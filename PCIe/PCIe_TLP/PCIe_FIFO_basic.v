==> flow/design.v <==
`timescale 1ns / 1ps
`default_nettype none
module tlp_fifo_simple #(
    parameter DEPTH = 16,                   
    parameter ADDR_WIDTH = 4,               
    parameter TLP_DATA_WIDTH = 128,         
    parameter TLP_HDR_WIDTH  = 128          
) (
    input  wire                      clk,
    input  wire                      rst,
    input  wire [TLP_DATA_WIDTH-1:0] in_data,
    input  wire [TLP_HDR_WIDTH-1:0]  in_hdr,
    input  wire                     in_valid,
    input  wire                     in_sop,
    input  wire                     in_eop,
    output wire                     in_ready,
    output wire [TLP_DATA_WIDTH-1:0] out_data,
    output wire [TLP_HDR_WIDTH-1:0]  out_hdr,
    output wire                     out_valid,
    input  wire                     out_ready
);
    reg [ADDR_WIDTH:0] wr_ptr = 0;  
    reg [ADDR_WIDTH:0] rd_ptr = 0;
    reg [TLP_DATA_WIDTH-1:0] mem_data [0:DEPTH-1];
    reg [TLP_HDR_WIDTH-1:0]  mem_hdr  [0:DEPTH-1];
    reg                     mem_valid[0:DEPTH-1];  
    wire full  = ( (wr_ptr[ADDR_WIDTH] ^ rd_ptr[ADDR_WIDTH]) &&
                   (wr_ptr[ADDR_WIDTH-1:0] == rd_ptr[ADDR_WIDTH-1:0]) );
    wire empty = (wr_ptr == rd_ptr);
    assign in_ready  = !full;
    assign out_valid = !empty;
    assign out_data = mem_data[rd_ptr[ADDR_WIDTH-1:0]];
    assign out_hdr  = mem_hdr[rd_ptr[ADDR_WIDTH-1:0]];
    always @(posedge clk) begin
        if (rst) begin
            wr_ptr <= 0;
            integer i;
            for (i = 0; i < DEPTH; i = i + 1) mem_valid[i] <= 1'b0;
        end else begin
            if (in_valid && in_ready) begin
                mem_data[wr_ptr[ADDR_WIDTH-1:0]] <= in_data;
                mem_hdr[wr_ptr[ADDR_WIDTH-1:0]]  <= in_hdr;
                mem_valid[wr_ptr[ADDR_WIDTH-1:0]] <= 1'b1;
                wr_ptr <= wr_ptr + 1;
            end
        end
    end
    always @(posedge clk) begin
        if (rst) begin
            rd_ptr <= 0;
        end else begin
            if (out_valid && out_ready) begin
                mem_valid[rd_ptr[ADDR_WIDTH-1:0]] <= 1'b0;
                rd_ptr <= rd_ptr + 1;
            end
        end
    end
endmodule
# Reports on tlp_fifo_simple
# What the tools print for tlp_fifo_simple, step after step.
# Line numbers count from 1 in the design file above.
# The mark - stands for no value.
# setup
design,tlp_fifo_simple
clock,clk
lib,sky130hd
pvt_corner,tt_025C_1v80

# Elaborated design
# Source: Yosys, flattened and elaborated, memories not mapped. Widths are those after wreduce; folded enables and synchronous resets count as part of the registers. Registers that Yosys merges into a memory's read port (data or address) are not register bits. Print and check cells do not count. Equal cells are merged and count once.
# Yosys's memory passes give these memory sizes; they may raise the number of words (mostly to a power of two), join words into wider ones and drop unused or constant bits.
# word_totals
output_inout_bits,258
regBits,10
rom_bits,0
latchBits,0
wordCells,22
n_memories,2
in_bits,262
ramBits,4096
clocked_rd_ports_x_width,0
# op_classes
shifts,0
n_mul,0
reduce_and_logical,5
cmp,0
mux,8
equal,2
n_logic,1
div_mod_pow,0
add_sub_neg,2
# mem_list
name,words,width,read_ports,wr,line_no,source
mem_data,16,128,1,1,24,reg [TLP_DATA_WIDTH-1:0] mem_data [0:DEPTH-1];
mem_hdr,16,128,1,1,25,reg [TLP_HDR_WIDTH-1:0]  mem_hdr  [0:DEPTH-1];
# op_table
cell,count
128-bit two-way mux,4
5-bit by 1-bit adder with 5-bit output (second input constant),2
4-bit two-way mux,2
5-bit == test,1
4-bit == test,1
1-bit logical AND,3
1-bit zero test,2
1-bit two-way mux,2
1-bit bitwise XOR,1

# Depth
# Yosys ltp: most cells in a row. Word level: on the elaborated netlist, between registers, memories and ports. Mapped: between sequential cells and ports; inverters and the memories' decode and read muxes count.
# logic_depth
word_depth,6
abc_area,0
ltp_mapped,7
ltp_nobuf,4

# Netlist
# Yosys stat after the flow's synthesis: flattened, memories mapped to cells. It holds for the ABC_AREA given above (unset counts as 0); a run with the other value may have another netlist.
# Totals and module areas in this step are rounded.
# mapped
yosys_area_um2,156000
flip_flops,4106
stdcells,6617
seqArea_um2,123000
# by_type
type,count
sky130_fd_sc_hd__edfxtp_1,4096
sky130_fd_sc_hd__mux4_2,1024
sky130_fd_sc_hd__mux2i_1,257
sky130_fd_sc_hd__a211oi_1,256
sky130_fd_sc_hd__nor2b_1,261
sky130_fd_sc_hd__a21oi_1,261
sky130_fd_sc_hd__clkbuf_1,199
sky130_fd_sc_hd__buf_4,54
sky130_fd_sc_hd__buf_2,78
sky130_fd_sc_hd__buf_6,34
sky130_fd_sc_hd__dfxtp_1,10
sky130_fd_sc_hd__mux2_2,6
sky130_fd_sc_hd__ha_1,5
sky130_fd_sc_hd__nor4_1,9
sky130_fd_sc_hd__buf_1,12
sky130_fd_sc_hd__xnor2_1,5
sky130_fd_sc_hd__nand2_1,11
sky130_fd_sc_hd__nor3_1,8
# Other cell types: 15; their cells: 31.

# Worst setup path after synthesis
# Path of least setup slack by OpenSTA after synthesis, without wires, with an ideal clock, recovery checks aside; 20% of the period is set as input and as output delay. Where synthesis merged equal registers, the netlist keeps one of their names.
# synth_timing
path_kind,input -> register
from,in rst
to,mem mem_data[0][0]
setup_ps,1496
t_required_ps,33604
driving_pins,4
in_delay_ps,7020
t_arrival_ps,31466
t_first_pin_ps,7020
period_ps,35100
path_delay_ps,25942
setup_slack_ps,2137
period_less_setup_slack_ps,32963
# "path_delay_ps" = arrival - input delay + setup time.
# "driving_pins": output pins that drive a net of the path, with the launching flip-flop's if there is one; two outputs of one cell count as two.
# "period_less_setup_slack_ps" = period - worst setup slack (recovery checks aside). The figure is calculated, with input and output delays left at 20% of the set period.
# The rows between start and end are the longest chain of elaborated cells between them; the timing report does not say that the signal goes this way. Where chains are equally long, one stands for them.
# A line is the first line of the expression or statement that the cell stems from. Yosys adds cells for indexed reads and writes and turns some case tables into memories.
# The path ends at the enable pin of a flip-flop; only ways to that pin are counted.
# synth_via
path_cell_list,sky130_fd_sc_hd__clkbuf_1 > sky130_fd_sc_hd__clkinv_1 > sky130_fd_sc_hd__nand2_1 > sky130_fd_sc_hd__nor4_1
elab_chain_cells,1
# synth_lines
item,line_no,source
from (decl),10,"input  wire                      rst,"
4-bit two-way mux,35,if (rst) begin
to (decl),24,reg [TLP_DATA_WIDTH-1:0] mem_data [0:DEPTH-1];

# Path in the finished layout
# Path of least setup slack in the final report of run A (OpenROAD, finished layout, wires in). Where an end is a register, its clock arrival counts in the times.
# The path's times are printed in steps of 10 ps; the period is the one set.
# layout_timing
path_kind,register -> output
from,reg rd_ptr[0]
to,out out_hdr[74]
period_ps,49200
t_arrival_ps,8180
output_delay_ps,9840
setup_slack_ps,31180
t_required_ps,39360
t_first_pin_ps,970
driving_pins,12
# The rows between start and end are the longest chain of elaborated cells between them; the timing report does not say that the signal goes this way. Where chains are equally long, one stands for them.
# A memory read counts as a cell of the chain, while the word-level depth stops at memories.
# layout_via
path_cell_list,sky130_fd_sc_hd__dfxtp_4 > sky130_fd_sc_hd__buf_4 > sky130_fd_sc_hd__buf_4 > sky130_fd_sc_hd__buf_4 > sky130_fd_sc_hd__buf_4 > sky130_fd_sc_hd__buf_4 > sky130_fd_sc_hd__buf_4 > sky130_fd_sc_hd__mux4_2 > sky130_fd_sc_hd__nor2b_1 > sky130_fd_sc_hd__a211oi_1 > sky130_fd_sc_hd__a21oi_1 > sky130_fd_sc_hd__clkdlybuf4s50_1
elab_chain_cells,1
# layout_lines
item,line_no,source
from (decl),23,reg [ADDR_WIDTH:0] rd_ptr = 0;
from (assign),50,rd_ptr <= 0;
from (assign),54,rd_ptr <= rd_ptr + 1;
memory read 16 x 128 bit,25,reg [TLP_HDR_WIDTH-1:0]  mem_hdr  [0:DEPTH-1];
to (decl),18,"output wire [TLP_HDR_WIDTH-1:0]  out_hdr,"

# Module tlp_fifo_simple, platform sky130hd: 2 stored runs of the flow (Yosys, OpenROAD) with differing settings, in no particular order. Input and output delays are each 20% of the period that was set; the output load is 0.01 pF.
# "achievedPeriod_ps": clock period set for the run, less the worst setup slack. It is reckoned from that one timing run; input and output delays stay at 20% of the period that was set.
# "worst_path_time_ps" = time allowed to the worst setup path (clock period - input delay - output delay, where it has them) - its slack; a late launch clock adds to it, a late capture clock takes from it.
# By "power_uw" is meant OpenSTA's value without simulated activity: inputs other than the clock are taken to toggle once in ten clock periods, and the tool carries that through the logic.
# "worst_path_time_ps" is known to 10 ps.
# Results are given in rounded form.
# Among the settings, n/a means not set for that run.
name,run A,run B
period_ns,49.2,60.4
CAP_MARGIN,20,10
CORE_MARGIN,2,10
CORE_UTILIZATION,40,41
SLEW_MARGIN,20,20
CELL_PAD_IN_SITES_GLOBAL_PLACEMENT,n/a,0
CELL_PAD_IN_SITES_DETAIL_PLACEMENT,n/a,2
GPL_ROUTABILITY_DRIVEN,n/a,1
CTS_CLUSTER_SIZE,n/a,73
power_uw,7720,6460
stdcell_area_um2,181000,181000
finalUtil_pct,46.5,47.7
design.die.area_um2,395000,406000
setup_tns_ps,0,0
worst_path_time_ps,8180,8130
path_kind,register -> output,register -> output
final_hold_ws_ps,614,698
worst_setup_slack_ps,31200,40200
synthesis_area_um2,156000,156000
achievedPeriod_ps,18021,20211
